==> flow/design.v <==
`timescale 1ns / 1ps
module clock_divider ( cin, cout );
 input cin;
 output cout;
 parameter timeconst = 20; 
 integer count0;
 integer count1;
 integer count2;
 integer count3;
 reg d;
 reg cout;
initial begin
count0=0;
count1=0;
count2=0;
count3=0;
d = 0;
end
 always @ (posedge cin )
begin
 count0 <= (count0 + 1);
 if ((count0 == timeconst))
begin 
 count0 <= 0;
 count1 <= (count1 + 1);
end
 else if ((count1 == timeconst))
begin
 count1 <= 0;
 count2 <= (count2 + 1);
end
 else if ((count2 == timeconst))
begin
 count2 <= 0;
 count3 <= (count3 + 1);
end
 else if ((count3 == timeconst))
begin
 count3 <= 0;
 d <= ~ (d);
end
 cout <= d;
end  
endmodule
Step by step through the tools: clock_divider
The steps from the RTL of clock_divider to its reports follow in flow order.
Lines are those of the file above, counted from 1.
Library cell names are shortened.
{"block": "inputs", "design": "clock_divider", "clock": "cin", "lib": "sky130hd", "lib_corner": "tt_025C_1v80"}

Elaborated design
Counts by Yosys on the flattened word-level netlist (proc, flatten, opt, wreduce; memories kept). Register bits leave out memories and registers merged into their read ports (data or address). Print and check cells are left out. Cells with the same type and inputs are merged into one.
{"block": "classes", "n_eq": 4, "div_mod_pow": 0, "shift": 0, "reduce_logical": 6, "multipliers": 0, "bitwise": 4, "compare": 0, "mux": 6, "n_addsub": 4}
{"block": "op_table", "op": "2-to-1 mux 32 bit", "n": 6}
{"block": "op_table", "op": "adder 32 x 2 -> 32 bit with constant B", "n": 4}
{"block": "op_table", "op": "== test 32 x 6 -> 1 bit with constant B", "n": 4}
{"block": "op_table", "op": "nonzero test 2 bit", "n": 3}
{"block": "op_table", "op": "NOT 1 bit", "n": 4}
{"block": "op_table", "op": "AND reduction 4 bit", "n": 1}
{"block": "op_table", "op": "AND reduction 3 bit", "n": 1}
{"block": "op_table", "op": "AND reduction 2 bit", "n": 1}
{"block": "word_totals", "latchBits": 0, "clocked_rd_ports_x_width": 0, "ff_bits": 130, "input_bits": 1, "ram_bits": 0, "romBits": 0, "mem_count": 0, "out_inout_bits": 1, "word_cells": 30}

Depth
Yosys ltp: most cells in a row. Word level: on the elaborated netlist, between registers, memories and ports. Mapped: between sequential cells and ports; inverters and the memories' decode and read muxes count.
{"block": "logic_depth", "depth_word": 3, "abc_area": 0, "mapped_depth": 8}

Mapped cells and area
Yosys stat after the flow's synthesis: flattened, memories mapped to cells. It holds for the ABC_AREA given above (unset counts as 0); a run with the other value may have another netlist.
{"block": "synth_totals", "buf_cells": 21, "ff_cells": 130, "mapped_cells": 676, "area_mm2": 0.006824}
{"block": "types", "type": "edfxtp_1", "n": 97, "area_total_um2": 2.91E+03}
{"block": "types", "type": "dfxtp_1", "n": 33, "area_total_um2": 660.634}
{"block": "types", "type": "xor2_1", "n": 60, "area_total_um2": 525.504}
{"block": "types", "type": "xnor2_1", "n": 54, "area_total_um2": 472.954}
{"block": "types", "type": "nor2_1", "n": 121, "area_total_um2": 454.186}
{"block": "types", "type": "nand4_1", "n": 47, "area_total_um2": 294.032}
{"block": "types", "type": "nand3_1", "n": 47, "area_total_um2": 235.226}
{"block": "types", "type": "nor4_1", "n": 29, "area_total_um2": 181.424}
{"block": "types", "type": "nand2_1", "n": 45, "area_total_um2": 168.912}
{"block": "types", "type": "ha_1", "n": 8, "area_total_um2": 100.096}
{"block": "types", "type": "and4_1", "n": 11, "area_total_um2": 96.342}
{"block": "types", "type": "nor3_1", "n": 18, "area_total_um2": 90.086}
{"block": "types", "type": "inv_1", "n": 22, "area_total_um2": 82.579}
{"block": "types", "type": "and2_1", "n": 12, "area_total_um2": 75.072}
{"block": "types", "type": "clkbuf_1", "n": 18, "area_total_um2": 67.565}
{"block": "types", "type": "and3_1", "n": 8, "area_total_um2": 50.048}
{"block": "types", "type": "nor4_2", "n": 4, "area_total_um2": 50.048}
{"block": "types", "type": "nor4b_1", "n": 5, "area_total_um2": 43.792}
Not listed: further types 18, cells in them 37.

Path before layout
Source: OpenSTA report_checks on the synthesized netlist (no wires, ideal clock, input and output delay 20% of the period each), path of least setup slack; recovery checks are left aside. Register names are those of the netlist, which keeps one name where synthesis merged equal registers.
{"block": "synth_timing", "path_type": "register to register", "startpoint": "reg count2[8]", "endpoint": "reg count2[0]", "slack_ps": 1581, "t_arrival_ps": 3929, "path_delay_ps": 4399, "n_path_buf": 0, "stages": 5, "tclk_ps": 5980, "period_less_setup_slack_ps": 4399}
"path_delay_ps" = arrival - input delay + setup time.
"stages" counts driving pins, that of a launching flip-flop among them; a cell with two outputs on the path counts twice.
"period_less_setup_slack_ps" = period - worst setup slack (recovery checks aside). The figure is calculated, with input and output delays left at 20% of the set period.
The rows between start and end are the longest chain of elaborated cells between them; the timing report does not say that the signal goes this way. Where chains are equally long, one stands for them.
A line is the first line of the expression or statement that the cell stems from. Yosys adds cells for indexed reads and writes and turns some case tables into memories.
The path ends at the enable pin of a flip-flop; only ways to that pin are counted.
{"block": "synth_via", "cell_sequence": "edfxtp_1 -> or4b_2 -> nor4_1 -> nand4_1 -> a21boi_0", "elab_chain_len": 3, "cone_cells": 3, "cone_lines": 1}
{"block": "synth_rtl", "element": "from (decl)", "line_no": 8, "text": "integer count2;"}
{"block": "synth_rtl", "element": "from (assign)", "line_no": 30, "text": "count2 <= (count2 + 1);"}
{"block": "synth_rtl", "element": "from (assign)", "line_no": 34, "text": "count2 <= 0;"}
{"block": "synth_rtl", "element": "== test 32 x 6 -> 1 bit", "line_no": 32, "text": "else if ((count2 == timeconst))"}
{"block": "synth_rtl", "element": "nonzero test 2 bit"}
{"block": "synth_rtl", "element": "AND reduction 2 bit"}
{"block": "synth_rtl", "element": "to (assign)", "line_no": 30}
{"block": "synth_rtl", "element": "to (assign)", "line_no": 34}
{"block": "synth_rtl", "element": "to (decl)", "line_no": 8}

Timing after layout
Path of least setup slack in the final report of flow run B (OpenROAD, finished layout, wires in). Where an end is a register, its clock arrival counts in the times.
The report prints the path's times to 10 ps; the period is as set.
{"block": "layout_timing", "path_type": "register to register", "startpoint": "reg count1[0]", "endpoint": "reg count1[2]", "n_path_buf": 0, "slack_ps": 3650, "stages": 8, "tclk_ps": 6660, "t_arrival_ps": 3070}
The rows between start and end are the longest chain of elaborated cells between them; the timing report does not say that the signal goes this way. Where chains are equally long, one stands for them.
The path ends at the enable pin of a flip-flop; only ways to that pin are counted.
{"block": "layout_via", "cell_sequence": "edfxtp_1 -> inv_1 -> ha_1 -> nor4b_1 -> nand4_1 -> or3_2 -> and2_1 -> inv_2", "elab_chain_len": 2, "cone_cells": 2, "cone_lines": 1}
{"block": "layout_rtl", "element": "from (decl)", "line_no": 7, "text": "integer count1;"}
{"block": "layout_rtl", "element": "from (assign)", "line_no": 25, "text": "count1 <= (count1 + 1);"}
{"block": "layout_rtl", "element": "from (assign)", "line_no": 29, "text": "count1 <= 0;"}
{"block": "layout_rtl", "element": "== test 32 x 6 -> 1 bit", "line_no": 27, "text": "else if ((count1 == timeconst))"}
{"block": "layout_rtl", "element": "nonzero test 2 bit"}
{"block": "layout_rtl", "element": "to (assign)", "line_no": 25}
{"block": "layout_rtl", "element": "to (assign)", "line_no": 29}
{"block": "layout_rtl", "element": "to (decl)", "line_no": 7}

Wiki page: clock_divider / flow data

2 stored runs of clock_divider in the flow (synthesis by Yosys, layout by OpenROAD, sky130hd cells), in arbitrary order. Constraints: input delay and output delay 20% of the set period each, output load 0.01 pF.
"achievedPeriod_ps" means the clock period less the worst setup slack. The figure is calculated, with input and output delays left at 20% of the set period.
"worst_path_time_ps" is the time allowed to the run's worst setup path (the clock period less input and output delay, where it has them) less its slack. Clock arrival times count: a late capture clock shortens it, a late launch clock lengthens it.
"power.total_mw": no workload was simulated; the value follows from the tool's default switching activity.
"worst_path_time_ps" is given in steps of 10 ps.

{"run": "flow run A", "settings": { "period_ns": 3.44, "CORE_UTILIZATION": 57, "PLACE_DENSITY_LB_ADDON": 0.12, "CORE_ASPECT_RATIO": 0.95, "CORE_MARGIN": 3, "CELL_PAD_IN_SITES_GLOBAL_PLACEMENT": 2, "CELL_PAD_IN_SITES_DETAIL_PLACEMENT": 2, "TNS_END_PERCENT": 15, "GPL_ROUTABILITY_DRIVEN": 1, "CTS_CLUSTER_DIAMETER": 217, "CAP_MARGIN": 40, "MIN_ROUTING_LAYER": "met1", "SLEW_MARGIN": 20 }, "outcome": "unfinished; error FLW-0024 in placement"}
{"run": "flow run B", "settings": { "period_ns": 6.66, "CAP_MARGIN": 20, "CORE_MARGIN": 2, "CORE_UTILIZATION": 40, "SLEW_MARGIN": 20 }, "results": { "synthArea_mm2": 0.006824, "total_die_area_mm2": 0.0181212, "finalCellArea_mm2": 0.0076761, "utilization_pct": 46.1, "timing.setup.ws_ps": 3647, "setup_tns_ps": 0, "holdWs_ps": 396, "power.total_mw": 1.825, "achievedPeriod_ps": 3013, "worst_path_time_ps": 3010, "critical_path_kind": "register to register" }}
